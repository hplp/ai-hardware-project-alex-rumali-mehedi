==> flow/design.v <==
`timescale 1ns / 1ps
module classifier_svm(clk,f1,f2,f3,f4,class_out);
input [15:0] f1;
input [14:0] f2;
input [9:0] f3;
input [12:0] f4;
input clk;
wire signed[23:0]result;
wire signed[26:0] P1;
wire signed[25:0] P2;
wire signed[20:0] P3;
wire signed[23:0] P4;
output class_out;
wire signed[26:0]s1;
wire signed[26:0]s2;
wire signed[26:0]s3;
wire signed[23:0]s4;
parameter signed W1=-10'd37;
parameter signed W2=-10'd1;
parameter signed W3=-10'd233;
parameter signed W4=-10'd423;
parameter signed B=22'd131072; 
multi #(16,9,26) m1 ({0,f1},W1,P1);
multi #(15,9,25) m2 ({0,f2},W2,P2);
multi #(10,9,20) m3({0,f3},W3,P3);
multi #(13,9,23) m4({0,f4},W4,P4);
adder #(26,25,26) ad1 (P1,P2,s1);
adder #(26,20,26) ad2 (s1,P3,s2);
adder #(26,23,26) ad3 (s2,P4,s3);
reg signed [23:0] s3_reg;
always @ (posedge clk) s3_reg <= s3;
adder #(23,21,23) ad4(s3_reg,B,s4);
assign result=s4;
comparator c1(result,class_out);
reg class_reg;
always @ (posedge clk) class_reg <= class_out;
endmodule
module comparator(x,class);
input signed [23:0]x;
output reg class=0;
wire  a1;
assign a1=x[23];
always @(a1) begin
if(a1==0) begin
class<=1;
end
else begin
class<=0;
end
end
endmodule
module multi #(parameter in1=17,parameter in2=17, parameter ot=34)(a, b, p);
  input signed [in1:0] a;
  input signed [in2:0] b;
  output signed [ot:0] p;
  assign p=a*b; 
endmodule
module adder #(parameter in1=17,parameter in2=17, parameter ot=17)(x,y,sum);
input signed[in1:0] x;
input signed[in2:0] y;
output signed[ot:0] sum;
assign sum=x+y;
endmodule
### From RTL to reports: classifier_svm

What the tools print for classifier_svm, step after step.
Line numbers count from 1 in the design file above.
Library cell names are shortened.
A cell with -- has no value.

* top module: classifier_svm
* clock input: clk
* library: sky130hd
* corner: tt_025C_1v80

### After elaboration

Counts by Yosys on the flattened word-level netlist (proc, flatten, opt, wreduce; memories kept). Register bits leave out memories and registers merged into their read ports (data or address); mux counts leave out enables and synchronous resets folded into registers. Print and check cells are left out. Cells with the same type and inputs are merged into one.

* register bits after elaboration: 24
* bits in latches: 0
* bits in writable memories: 0
* bits in read-only memories: 0
* word width x clocked read ports: 0
* memories: 0
* bits of input ports: 55
* output and inout port bits: 1

* add/subtract/negate cells: 5
* $mul: 3
* divide/modulo/power cells: 0
* $lt $le $gt $ge: 0
* equal/unequal tests: 0
* shift operators: 0
* mux-type cells: 1
* bitwise gates (word level): 0
* reduce/logical cells: 0

Operators with widths (number)
* 14-bit by 10-bit multiplier with 24-bit output with constant B: 1
* 11-bit by 9-bit multiplier with 20-bit output with constant B: 1
* 17-bit by 7-bit multiplier with 24-bit output with constant B: 1
* 24-bit adder: 2
* 15-bit negation with 24-bit output: 1
* 24-bit by 19-bit adder with 24-bit output with constant B: 1
* 24-bit by 20-bit adder with 24-bit output: 1
* 1-bit two-way mux: 1

### Depth

Yosys ltp: most cells in a row. Word level: on the elaborated netlist, between registers, memories and ports. Mapped: between sequential cells and ports; inverters and the memories' decode and read muxes count.

* depth after elaboration: 4
* ABC_AREA: 0
* gate-level depth with buffers: 22
* depth with buffers taken out: 22

### Mapped cells and area

Yosys stat after the flow's synthesis: flattened, memories mapped to cells. It holds for the ABC_AREA given above (unset counts as 0); a run with the other value may have another netlist.

* cells in the netlist: 807
* mapped area: 7787.5 um^2
* sequential area: 140.1 um^2
* mapped flip-flops: 7
* buffer cells: 0

Cell types
* fa_1: number 174, total area 3.48E+03 um^2
* ha_1: number 183, total area 2.29E+03 um^2
* inv_1: number 366, total area 1.37E+03 um^2
* dfxtp_1: number 7, total area 140.134 um^2
* xnor2_1: number 8, total area 70.067 um^2
* a21oi_1: number 9, total area 45.043 um^2
* a21o_1: number 5, total area 37.536 um^2
* nand4_1: number 6, total area 37.536 um^2
* a221oi_2: number 2, total area 30.029 um^2
* o21ai_0: number 6, total area 30.029 um^2
* nand2_1: number 7, total area 26.275 um^2
* nor2_1: number 7, total area 26.275 um^2
* a31oi_1: number 3, total area 18.768 um^2
* a32oi_2: number 1, total area 16.266 um^2
* a211oi_1: number 2, total area 15.014 um^2
* nand2b_1: number 2, total area 12.512 um^2
* and4b_1: number 1, total area 10.01 um^2
* nand3_1: number 2, total area 10.01 um^2

Not listed: further types 15, cells in them 16.
By module: a second synthesis without flattening, with its own total; a netlist apart from the flattened one above.

* cells (unflattened synthesis): 3325
* area (unflattened synthesis): 27814.2 um^2

Rows give one instance, submodules left out.

Modules
* multi: instances 1, cells 715, area 6216.0 um^2
* multi: instances 1, cells 691, area 5903.2 um^2
* multi: instances 1, cells 624, area 5320.1 um^2
* multi: instances 1, cells 497, area 4306.6 um^2
* adder: instances 1, cells 197, area 1453.9 um^2
* adder: instances 1, cells 197, area 1453.9 um^2
* adder: instances 1, cells 196, area 1381.3 um^2
* adder: instances 1, cells 181, area 1287.5 um^2
* classifier_svm: instances 1, cells 26, area 488.0 um^2
* comparator: instances 1, cells 1, area 3.8 um^2

### Timing after synthesis

Path of least setup slack by OpenSTA after synthesis, without wires, with an ideal clock, recovery checks aside; 20% of the period is set as input and as output delay. Where synthesis merged equal registers, the netlist keeps one of their names.

* path type: input to register
* from: in f1[8]
* to: reg s3_reg[22]
* clock period: 14.0 ns
* library setup time: 0.118 ns
* time at the first pin: 2.800 ns
* arrival: 7.489 ns
* data required time: 13.882 ns
* slack: 6.393 ns
* path delay: 4.807 ns
* stages: 18
* synthesis period reached: 7.607 ns

"path delay" = arrival - input delay + setup time.
"stages" counts driving pins, that of a launching flip-flop among them; a cell with two outputs on the path counts twice.
"synthesis period reached" = period - worst setup slack (recovery checks aside). The figure is calculated, with input and output delays left at 20% of the set period.
The rows between start and end are the longest chain of elaborated cells between them; the timing report does not say that the signal goes this way. Where chains are equally long, one stands for them.
A line is the first line of the expression or statement that the cell stems from. Yosys adds cells for indexed reads and writes and turns some case tables into memories.

* cells stage by stage: ha_1 fa_1 inv_1 fa_1 fa_1 fa_1 inv_1 fa_1 inv_1 fa_1 inv_1 ha_1 a211oi_1 o21bai_1 a21o_1 a221oi_2 o21ai_1 xnor2_1
* cells in the longest elaborated chain: 4

Ends and longest elaborated chain, after synthesis
* from (decl): RTL line 3 `input [15:0] f1;`
* 17-bit by 7-bit multiplier with 24-bit output: RTL line 56 `assign p=a*b;`
* 24-bit adder: RTL line 62 `assign sum=x+y;`
* 24-bit by 20-bit adder with 24-bit output: RTL line 62
* 24-bit adder: RTL line 62
* to (assign): RTL line 31 `always @ (posedge clk) s3_reg <= s3;`
* to (decl): RTL line 30 `reg signed [23:0] s3_reg;`

### Worst path after layout

Path of least setup slack in the final report of run 1 (OpenROAD, finished layout, wires in). Where an end is a register, its clock arrival counts in the times.

* path type: input to register
* from: in f3[8]
* to: reg s3_reg[21]
* clock period: 4.55 ns
* library setup time: 0.12 ns
* time at the first pin: 0.91 ns
* arrival: 5.93 ns
* data required time: 4.66 ns
* slack: -1.27 ns
* stages: 20

The rows between start and end are the longest chain of elaborated cells between them; the timing report does not say that the signal goes this way. Where chains are equally long, one stands for them.

* cells stage by stage: buf_8 fa_1 inv_1 fa_1 fa_2 inv_2 fa_2 fa_2 fa_1 inv_1 fa_1 inv_2 ha_4 nand4_1 buf_4 nor3_4 a32oi_4 nand4_1 o211ai_1 xnor2_1
* cells in the longest elaborated chain: 3

Ends and longest elaborated chain, post-layout
* from (decl): RTL line 5 `input [9:0] f3;`
* 11-bit by 9-bit multiplier with 20-bit output: RTL line 56 `assign p=a*b;`
* 24-bit by 20-bit adder with 24-bit output: RTL line 62 `assign sum=x+y;`
* 24-bit adder: RTL line 62
* to (assign): RTL line 31 `always @ (posedge clk) s3_reg <= s3;`
* to (decl): RTL line 30 `reg signed [23:0] s3_reg;`

## Implementation results

2 stored runs of classifier_svm in the flow (synthesis by Yosys, layout by OpenROAD, sky130hd cells), in arbitrary order. Constraints: input delay and output delay 20% of the set period each, output load 0.01 pF.
"achieved period" = clock period - worst setup slack. The figure is calculated, with input and output delays left at 20% of the set period.
"worst setup path time": the worst setup path's part of the clock period (all of it between registers, 20% less for each end at a port) less its slack. A launch clock that arrives late makes it longer, a capture clock that arrives late makes it shorter.

### Run 1

Settings: `period_ns=4.55`, `CORE_UTILIZATION=37`, `PLACE_DENSITY_LB_ADDON=0.19`, `HOLD_SLACK_MARGIN=0.2`, `GPL_TIMING_DRIVEN=1`, `GPL_ROUTABILITY_DRIVEN=0`, `CTS_CLUSTER_DIAMETER=49`, `CAP_MARGIN=40`, `MIN_ROUTING_LAYER=met1`, `CORE_MARGIN=2`, `SLEW_MARGIN=20`

- Chip area in the Yosys report: 7787.5 um^2
- Die area: 22223.4 um^2
- Standard-cell area after routing: 9877.0 um^2
- Post-layout utilization: 0.474
- Setup slack of the worst path: -1.270 ns
- Post-route setup TNS: -8.210 ns
- Worst hold slack: 1.509 ns
- Achieved period: 5.820 ns
- Worst setup path time: 4.91 ns
- Worst setup path type: input to register

### Run 2

Settings: `period_ns=6.31`, `CORE_UTILIZATION=24`, `SETUP_SLACK_MARGIN=0.5`, `CORE_ASPECT_RATIO=1.38`, `CORE_MARGIN=3`, `CELL_PAD_IN_SITES_GLOBAL_PLACEMENT=3`, `TNS_END_PERCENT=100`, `CTS_CLUSTER_SIZE=27`, `MIN_ROUTING_LAYER=met2`, `MAX_ROUTING_LAYER=met5`, `CAP_MARGIN=20`, `SLEW_MARGIN=20`

- Chip area in the Yosys report: 7787.5 um^2
- Die area: 34674.0 um^2
- Standard-cell area after routing: 10273.6 um^2
- Post-layout utilization: 0.325
- Setup slack of the worst path: 0.182 ns
- Post-route setup TNS: 0.000 ns
- Worst hold slack: 1.803 ns
- Achieved period: 6.128 ns
- Worst setup path time: 4.87 ns
- Worst setup path type: input to register
